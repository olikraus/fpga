==> flow/design.v <==
module uart_tx(  
                input wire CLK,
                output wire TX,
                output wire BUSY,
                input wire START,
                input wire [7:0] DATA
                );
  parameter   BIT_RATE        = 9600;                            
  parameter   CLK_HZ          =    12_000_000;
  localparam CLK_PER_BIT     = CLK_HZ / BIT_RATE;
  localparam CLK_COUNTER_BIT_SIZE = $clog2(CLK_PER_BIT+1);
  reg [CLK_COUNTER_BIT_SIZE-1:0] clk_counter;
  reg [3:0] bit_counter;
  reg cnt_enable;
  reg tx_line;
  initial begin
    clk_counter = 0;
    bit_counter = 0;
    cnt_enable = 0;
    tx_line = 1;                 
  end
  assign BUSY = cnt_enable;
  assign TX = tx_line;           
  always @(posedge CLK) begin
    if ( cnt_enable == 0 ) 
      begin
        if ( START == 0 ) 
          begin             
            clk_counter <= 0;
            bit_counter <= 0;
            tx_line <= 1;
          end 
        else 
          begin                     
            cnt_enable <= 1;
            clk_counter <= 0;
            bit_counter <= 0;
            tx_line <= 1;
          end
      end 
    else 
      if ( clk_counter != CLK_PER_BIT )
          clk_counter <= clk_counter + 1;
      else 
        begin
          case (bit_counter)
            0: tx_line <= 0;                            
            1: tx_line <= DATA[0];
            2: tx_line <= DATA[1];
            3: tx_line <= DATA[2];
            4: tx_line <= DATA[3];
            5: tx_line <= DATA[4];
            6: tx_line <= DATA[5];
            7: tx_line <= DATA[6];
            8: tx_line <= DATA[7];
            9: tx_line <= 1;                          
            default: cnt_enable <= 0;    
          endcase
          clk_counter <= 0;
          bit_counter <= bit_counter +1;
        end
  end
endmodule
Reports on uart_tx --
What the tools print for uart_tx, step after step. Lines are those of the file above, counted from 1. Library cell names are shortened. A cell with - has no value.
Design: top module uart_tx, clock input CLK, standard-cell library sky130hd, library corner tt_025C_1v80

Word level --
Counts by Yosys on the flattened word-level netlist (proc, flatten, opt, wreduce; memories kept). Register bits leave out memories and registers merged into their read ports (data or address). Print and check cells are left out.
Storage and ports: bits in registers 17, input bits 10, output and inout port bits 2, cells after elaboration 27
Cells by class: $add $sub $neg 2, equality and inequality tests 10, multiplexer cells 5, bitwise gates (word level) 1, reduce/logical cells 5
Operators by type and width (count):
- 4-bit by 3-bit == test with 1-bit output (second input constant) | 4
- 11-bit by 1-bit adder with 11-bit output (second input constant) | 1
- 11-bit != test (second input constant) | 1
- 10-bit nonzero test | 1
- 10-bit OR reduction | 1
- 1-bit parallel mux with 10-bit select | 1
- 4-bit by 2-bit == test with 1-bit output (second input constant) | 2
- 4-bit == test (second input constant) | 2
- 2-bit AND reduction | 2
- 4-bit by 1-bit adder with 4-bit output (second input constant) | 1
- 4-bit by 1-bit == test with 1-bit output (second input constant) | 1
- 4-bit logical NOT | 1
- 1-bit 2-to-1 mux | 4
- 1-bit NOT | 1

Longest topological paths --
Depth = most cells in a row (Yosys ltp): at word level without a register or memory, in the mapped netlist without a sequential cell, where the memories' decode and read muxes count.
Depth: depth after elaboration 5, ABC_AREA 0, mapped depth 7, gate-level depth less buffers 6

After synthesis --
Source: synth_stat.txt of the flow (Yosys; design flattened, memories mapped). It holds for the ABC_AREA given above (unset counts as 0); a run with the other value may have another netlist. The area totals of this step are shown rounded.
Cells by type:
- dfxtp_1 | count 17, area in all 340.326 sq um
- ha_1 | count 6, area in all 75.072 sq um
- nor2_1 | count 17, area in all 63.811 sq um
- xnor2_1 | count 5, area in all 43.792 sq um
- xor2_1 | count 5, area in all 43.792 sq um
- o21ai_0 | count 5, area in all 25.024 sq um
- inv_1 | count 6, area in all 22.522 sq um
- a21oi_1 | count 4, area in all 20.019 sq um
- mux2i_1 | count 2, area in all 20.019 sq um
- nand2_1 | count 5, area in all 18.768 sq um
- nand4_1 | count 3, area in all 18.768 sq um
- or3_1 | count 3, area in all 18.768 sq um
- a22oi_1 | count 2, area in all 15.014 sq um
- nand3_1 | count 3, area in all 15.014 sq um
- nor3_1 | count 3, area in all 15.014 sq um
- nor4b_2 | count 1, area in all 15.014 sq um
- o21bai_1 | count 2, area in all 15.014 sq um
- and4bb_2 | count 1, area in all 12.512 sq um
Not listed: further types 13, cells in them 13.
Synthesis totals: mapped cells 103, chip area (Yosys) 908 sq um, area of sequential cells 340 sq um, flip-flops 17, buffers 3

Timing after synthesis --
OpenSTA on the mapped netlist: ideal clock, no wires. The path of least setup slack (recovery checks aside). Input and output delay are each 20% of the period. Register names are those of the netlist, which keeps one name where synthesis merged equal registers.
Path post-synthesis: path type reg2reg, start point register bit_counter[1], end point register tx_line, period 1.76 ns, library setup time 0.122 ns, time at the first pin 0.000 ns, data arrival time 1.509 ns, data required time 1.638 ns, path slack 0.130 ns, delay of the path 1.631 ns, stages 7, buffers on the path 0, synthesis period reached 1.63 ns
"delay of the path" is the arrival time less input delay plus setup time. "stages": output pins that drive a net of the path, with the launching flip-flop's if there is one; two outputs of one cell count as two. "synthesis period reached" is the clock period less the worst setup slack; recovery checks do not enter. This is arithmetic on one report: input and output delays are still those of the set period (20% each). The rows between start and end are the longest chain of elaborated cells between them; the timing report does not say that the signal goes this way. Where chains are equally long, one stands for them. A line is the first line of the expression or statement that the cell stems from. Yosys adds cells for indexed reads and writes and turns some case tables into memories. At most two assigning lines are given for a register; there are more.
Between the ends, post-synthesis: cell sequence dfxtp_1 -> inv_1 -> ha_1 -> a22oi_1 -> o32ai_1 -> or3_1 -> a221o_1, length of the longest elaborated chain 3, elaborated cells on any way between the ends 13, source lines of those cells 1, classes of those cells eq/ne (9); mux (1); reduce/logical (3)
RTL lines, path post-synthesis:
- start, declared | RTL line 13 | reg [3:0] bit_counter;
- start, assigned | RTL line 30 | bit_counter <= 0;
- start, assigned | RTL line 60 | bit_counter <= bit_counter +1;
- 4-bit == test | RTL line 46 | case (bit_counter)
- 10-bit nonzero test
- 2-bit AND reduction
- end, assigned | RTL line 48 | 1: tx_line <= DATA[0];
- end, assigned | RTL line 49 | 2: tx_line <= DATA[1];
- end, declared | RTL line 15 | reg tx_line;

Ticket comment

2 stored runs of uart_tx in the flow (synthesis by Yosys, layout by OpenROAD, sky130hd cells), in arbitrary order. Constraints: input delay and output delay 20% of the set period each, output load 0.01 pF.
[flow run A] settings: period_ns=1.31, CORE_UTILIZATION=69, SETUP_SLACK_MARGIN=0.18, PLACE_DENSITY_LB_ADDON=0.01, HOLD_SLACK_MARGIN=0.28, CORE_MARGIN=7, TNS_END_PERCENT=90, ABC_AREA=0, SLEW_MARGIN=10, CAP_MARGIN=20
[flow run A] result: did not finish, placement stopped with FLW-0024
[flow run B] settings: period_ns=2.53, CORE_UTILIZATION=71, SETUP_SLACK_MARGIN=0.35, PLACE_DENSITY_LB_ADDON=0.11, CORE_ASPECT_RATIO=0.58, CELL_PAD_IN_SITES_GLOBAL_PLACEMENT=3, CELL_PAD_IN_SITES_DETAIL_PLACEMENT=0, ABC_AREA=1, GPL_TIMING_DRIVEN=1, GPL_ROUTABILITY_DRIVEN=1, CTS_CLUSTER_DIAMETER=198, CAP_MARGIN=25, MIN_ROUTING_LAYER=met1, CORE_MARGIN=2, SLEW_MARGIN=20
[flow run B] result: did not finish, floorplanning stopped with PDN-0185
