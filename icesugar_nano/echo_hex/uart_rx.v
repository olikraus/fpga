==> flow/design.v <==
module uart_rx(  
                input wire CLK,
                input wire RX,
                output wire VALID,
                output reg [7:0] DATA
                );
  parameter   BIT_RATE        = 9600;  
  parameter   CLK_HZ          =    12_000_000;
  localparam       CLK_PER_BIT     = CLK_HZ / BIT_RATE;
  localparam       CLK_COUNTER_LEN      = $clog2(CLK_PER_BIT/2+1);
  reg [CLK_COUNTER_LEN-1:0] clk_counter;
  reg [4:0] bit_counter;
  reg cnt_enable;
  initial begin
    clk_counter = 0;
    bit_counter = 0;
    cnt_enable = 0;
    DATA = 0;
  end
  always @(posedge CLK) begin
    if ( cnt_enable == 0 ) 
      begin
        if ( RX == 1 ) 
          begin             
            clk_counter <= 0;
            bit_counter <= 0;
          end 
        else 
          begin                     
            cnt_enable <= 1;
            clk_counter <= 0;
            bit_counter <= 0;
          end
      end 
    else 
      if ( clk_counter != CLK_PER_BIT / 2 )
          clk_counter <= clk_counter + 1;
      else 
        begin
          case (bit_counter)
            0: if ( RX == 1 )                            
                cnt_enable <= 0;                      
            1: begin end
            2: DATA[0] <= RX;
            3: begin end
            4: DATA[1] <= RX;
            5: begin end
            6: DATA[2] <= RX;
            7: begin end
            8: DATA[3] <= RX;
            9: begin end
            10: DATA[4] <= RX;
            11: begin end
            12: DATA[5] <= RX;
            13: begin end
            14: DATA[6] <= RX;
            15: begin end
            16: DATA[7] <= RX;
            17: begin end
            18: if ( RX == 0 )                
                cnt_enable <= 0;         
            19: begin end
            default: cnt_enable <= 0;    
          endcase
          clk_counter <= 0;
          bit_counter <= bit_counter +1;
        end
  end
  always @(posedge CLK) begin
    if ( bit_counter == 19 && clk_counter == 0 )
      VALID <= 1;
    else 
      VALID <= 0;
  end
endmodule
Reports on uart_rx:

The steps from the RTL of uart_rx to its reports follow in flow order.
Line numbers count from 1 in the design file above.
Operators: Yosys type, input widths -> output width; for muxes data width and select width s.
Not given: -

* design top: uart_rx
* clock: CLK
* library: sky130hd
* corner: tt_025C_1v80

Word-level counts:

Yosys after proc, flatten, opt, wreduce and memory -nomap, before mapping. Enables and synchronous resets that opt folds into registers are not counted as muxes. Memory bits, and registers merged into a memory's read port (data or address), are not among the register bits. Print and check cells are not counted. Equal cells are merged and count once.

* register bits: 25
* bits in latches: 0
* RAM bits: 0
* ROM bits: 0
* clocked read ports x word width: 0
* memories: 0
* input bits: 2
* output and inout port bits: 9
* cells after elaboration: 54

* $add $sub $neg: 2
* multiply operators: 0
* divide/modulo/power cells: 0
* $lt $le $gt $ge: 0
* equal/unequal tests: 20
* shift operators: 0
* mux-type cells: 6
* bitwise operators: 1
* reduce/logical cells: 13

Operator list (count)
* $eq 5x4->1 const B: 8
* $reduce_and 3->1: 8
* $eq 5x3->1 const B: 4
* $eq 5x5->1 const B: 4
* $reduce_or 18->1: 1
* $add 10x1->10 const B: 1
* $ne 10x10->1 const B: 1
* $logic_not 10->1: 1
* $eq 5x2->1 const B: 2
* $add 5x1->5 const B: 1
* $eq 5x1->1 const B: 1
* $logic_not 5->1: 1
* $mux 1: 5
* $pmux 1 s3: 1
* $reduce_and 2->1: 1
* $logic_and 1x1->1: 1
* $not 1->1: 1

Depth:

Longest topological path by Yosys (ltp), each cell counted once; first at word level (registers and memories cut), then after technology mapping (sequential cells cut; the memories' decode and read muxes count).

* depth after elaboration: 5
* ABC_AREA: 0
* gate-level depth with buffers: 7
* depth with buffers taken out: 7

After synthesis:

Yosys stat after the flow's synthesis: flattened, memories mapped to cells. It holds for the ABC_AREA given above (unset counts as 0); a run with the other value may have another netlist.
The area totals of this step are shown rounded.

Cell types
* sky130_fd_sc_hd__dfxtp_1: count 17, total area 340.326 um2
* sky130_fd_sc_hd__edfxtp_1: count 8, total area 240.23 um2
* sky130_fd_sc_hd__ha_1: count 8, total area 100.096 um2
* sky130_fd_sc_hd__nor2_1: count 19, total area 71.318 um2
* sky130_fd_sc_hd__xor2_1: count 6, total area 52.55 um2
* sky130_fd_sc_hd__nand3_1: count 6, total area 30.029 um2
* sky130_fd_sc_hd__inv_1: count 7, total area 26.275 um2
* sky130_fd_sc_hd__xnor2_1: count 3, total area 26.275 um2
* sky130_fd_sc_hd__nand2_1: count 6, total area 22.522 um2
* sky130_fd_sc_hd__nor4_4: count 1, total area 21.27 um2
* sky130_fd_sc_hd__and4b_1: count 2, total area 20.019 um2
* sky130_fd_sc_hd__o21ai_0: count 4, total area 20.019 um2
* sky130_fd_sc_hd__and3_1: count 3, total area 18.768 um2
* sky130_fd_sc_hd__nor4_1: count 3, total area 18.768 um2
* sky130_fd_sc_hd__or3_1: count 3, total area 18.768 um2
* sky130_fd_sc_hd__a211oi_1: count 2, total area 15.014 um2
* sky130_fd_sc_hd__a21oi_1: count 3, total area 15.014 um2
* sky130_fd_sc_hd__nand2b_1: count 2, total area 12.512 um2

Other cell types: 17; their cells: 20.

* cells in the netlist: 123
* chip area (Yosys): 1212 um2
* sequential part of the area: 580.6 um2
* mapped flip-flops: 25
* buffers: 3

Timing after synthesis:

OpenSTA on the mapped netlist: ideal clock, no wires. The path of least setup slack (recovery checks aside). Input and output delay are each 20% of the period. Register names are those of the netlist, which keeps one name where synthesis merged equal registers.

* path type: register to register
* start: register bit_counter[0]
* end: register cnt_enable
* period: 1990 ps
* library setup time: 120 ps
* launch time at the first pin: 0 ps
* arrival: 1481 ps
* required time: 1870 ps
* setup slack: 389 ps
* path delay: 1601 ps
* stages: 7
* buffers on the path: 0
* synthesis period reached: 1601 ps

"path delay" is the arrival time less input delay plus setup time.
"stages" counts driving pins, that of a launching flip-flop among them; a cell with two outputs on the path counts twice.
"synthesis period reached" is the clock period less the worst setup slack; recovery checks do not enter. This is arithmetic on one report: input and output delays are still those of the set period (20% each).
Between the ends stands the longest chain of elaborated cells between them, by number of cells; it is not shown to be the way that was timed. Of several equally long chains one is given.
Each line given opens the expression or statement behind the cell; cells for indexed reads and writes are added by Yosys, which also makes memories of some case tables.
A register here has more assigning lines than the two given.

* path through: sky130_fd_sc_hd__dfxtp_1 -> sky130_fd_sc_hd__inv_1 -> sky130_fd_sc_hd__ha_1 -> sky130_fd_sc_hd__nor2b_1 -> sky130_fd_sc_hd__a2111oi_0 -> sky130_fd_sc_hd__o21ai_0 -> sky130_fd_sc_hd__a211o_1
* cells in the longest elaborated chain: 5
* elaborated cells between the ends (all ways): 24
* classes of those cells: 19 x eq/ne; 3 x mux; 2 x reduce/logical

RTL lines, path after synthesis
* start, declared: RTL line 12 `reg [4:0] bit_counter;`
* start, assigned: RTL line 26 `bit_counter <= 0;`
* start, assigned: RTL line 66 `bit_counter <= bit_counter +1;`
* $eq 5x5->1: RTL line 40 `case (bit_counter)`
* $reduce_or 18->1
* $pmux 1 s3: RTL line 40
* $mux 1: RTL line 36 `if ( clk_counter != CLK_PER_BIT / 2 )`
* $mux 1: RTL line 21 `if ( cnt_enable == 0 )`
* end, assigned: RTL line 30 `cnt_enable <= 1;`
* end, assigned: RTL line 42 `cnt_enable <= 0;`
* end, declared: RTL line 13 `reg cnt_enable;`

Timing after layout:

From the final timing report of run 1: the path of least setup slack in the routed layout; clock arrival at registers is part of the times.
The report prints the path's times to 10 ps; the period is as set.

* path type: register to register
* start: register bit_counter[0]
* end: register cnt_enable
* period: 2090 ps
* library setup time: 90 ps
* launch time at the first pin: 310 ps
* arrival: 2140 ps
* required time: 2310 ps
* setup slack: 170 ps
* stages: 7
* buffers on the path: 0

Between the ends stands the longest chain of elaborated cells between them, by number of cells; it is not shown to be the way that was timed. Of several equally long chains one is given.
A register here has more assigning lines than the two given.

* path through: sky130_fd_sc_hd__dfxtp_1 -> sky130_fd_sc_hd__inv_1 -> sky130_fd_sc_hd__ha_1 -> sky130_fd_sc_hd__nor2b_1 -> sky130_fd_sc_hd__a2111oi_0 -> sky130_fd_sc_hd__o21ai_0 -> sky130_fd_sc_hd__a211o_1
* cells in the longest elaborated chain: 5
* elaborated cells between the ends (all ways): 24
* classes of those cells: 19 x eq/ne; 3 x mux; 2 x reduce/logical

RTL lines, path after layout
* start, declared: RTL line 12 `reg [4:0] bit_counter;`
* start, assigned: RTL line 26 `bit_counter <= 0;`
* start, assigned: RTL line 66 `bit_counter <= bit_counter +1;`
* $eq 5x5->1: RTL line 40 `case (bit_counter)`
* $reduce_or 18->1
* $pmux 1 s3: RTL line 40
* $mux 1: RTL line 36 `if ( clk_counter != CLK_PER_BIT / 2 )`
* $mux 1: RTL line 21 `if ( cnt_enable == 0 )`
* end, assigned: RTL line 30 `cnt_enable <= 1;`
* end, assigned: RTL line 42 `cnt_enable <= 0;`
* end, declared: RTL line 13 `reg cnt_enable;`

Settings and measured results of 2 stored flow runs for module uart_rx (sky130hd), not sorted in any way. The constraints put input and output delay at 20% of the set period each and load the outputs with 0.01 pF.
"achieved period" means the clock period less the worst setup slack. The figure is calculated, with input and output delays left at 20% of the set period.
"allowed time less slack (worst setup path)": the worst setup path's part of the clock period (all of it between registers, 20% less for each end at a port) less its slack. A launch clock that arrives late makes it longer, a capture clock that arrives late makes it shorter.
By "total power after layout" is meant OpenSTA's value without simulated activity: inputs other than the clock are taken to toggle once in ten clock periods, and the tool carries that through the logic.
"allowed time less slack (worst setup path)" is given in steps of 10 ps.
Results are given in rounded form.

### Run 1

==> flow/run.sh <==
#!/bin/bash
# the make line also repeats the synthesis and layout settings of config.mk as NAME=value (left out here)
make -C /OpenROAD-flow-scripts/flow DESIGN_CONFIG=/design/flow/config.mk WORK_HOME=/design/flow/orfs CLKGATE_MAP_FILE= finish
==> flow/config.mk <==
export PLATFORM = sky130hd
export DESIGN_NAME = uart_rx
export DESIGN_NICKNAME = uart_rx
export VERILOG_FILES = /design/flow/design.v
export SDC_FILE = /design/flow/constraint.sdc
export NUM_CORES = 4
export LEC_CHECK = 0
export CAP_MARGIN = 20
export CORE_ASPECT_RATIO = 0.7
export CORE_MARGIN = 2
export CORE_UTILIZATION = 69
export CTS_CLUSTER_DIAMETER = 136
export CTS_CLUSTER_SIZE = 67
export GPL_TIMING_DRIVEN = 1
export MAX_ROUTING_LAYER = met5
export PLACE_DENSITY_LB_ADDON = 0.05
export SETUP_SLACK_MARGIN = -0.14
export SLEW_MARGIN = 20
==> flow/constraint.sdc <==
create_clock -name core_clock -period 2.09 [get_ports {CLK}]
set_input_delay 0.4180 -clock core_clock [delete_from_list [all_inputs] [get_ports {CLK}]]
set_output_delay 0.4180 -clock core_clock [all_outputs]
set_load 0.01 [all_outputs]

Results of run 1:
- Achieved period: 1921 ps
- Netlist area reported by Yosys: 1212 um2
- Setup slack of the worst path: 169 ps
- Standard-cell area of the final layout: 1368 um2
- Utilization: 84.3%
- Total power after layout: 974.6 uW
- Allowed time less slack (worst setup path): 1920 ps
- Worst path kind: register to register
- Setup total negative slack: 0 ps
- Full die area: 2114 um2
- Worst hold slack: 534 ps

### Run 2

==> flow/run.sh <==
#!/bin/bash
# the make line also repeats the synthesis and layout settings of config.mk as NAME=value (left out here)
make -C /OpenROAD-flow-scripts/flow DESIGN_CONFIG=/design/flow/config.mk WORK_HOME=/design/flow/orfs CLKGATE_MAP_FILE= finish
==> flow/config.mk <==
export PLATFORM = sky130hd
export DESIGN_NAME = uart_rx
export DESIGN_NICKNAME = uart_rx
export VERILOG_FILES = /design/flow/design.v
export SDC_FILE = /design/flow/constraint.sdc
export NUM_CORES = 4
export LEC_CHECK = 0
export ABC_AREA = 1
export CAP_MARGIN = 20
export CELL_PAD_IN_SITES_DETAIL_PLACEMENT = 0
export CORE_MARGIN = 2
export CORE_UTILIZATION = 15
export GPL_TIMING_DRIVEN = 1
export MAX_ROUTING_LAYER = met4
export PLACE_DENSITY = 0.63
export SLEW_MARGIN = 10
export TNS_END_PERCENT = 20
==> flow/constraint.sdc <==
create_clock -name core_clock -period 1.29 [get_ports {CLK}]
set_input_delay 0.2580 -clock core_clock [delete_from_list [all_inputs] [get_ports {CLK}]]
set_output_delay 0.2580 -clock core_clock [all_outputs]
set_load 0.01 [all_outputs]

Results of run 2:
- Setup slack of the worst path: -121 ps
- Achieved period: 1411 ps
- Utilization: 23.1%
- Full die area: 9645 um2
- Setup total negative slack: -939 ps
- Netlist area reported by Yosys: 1331 um2
- Worst hold slack: 456 ps
- Allowed time less slack (worst setup path): 1410 ps
- Worst path kind: register to register
- Standard-cell area of the final layout: 2008 um2
- Total power after layout: 2345 uW
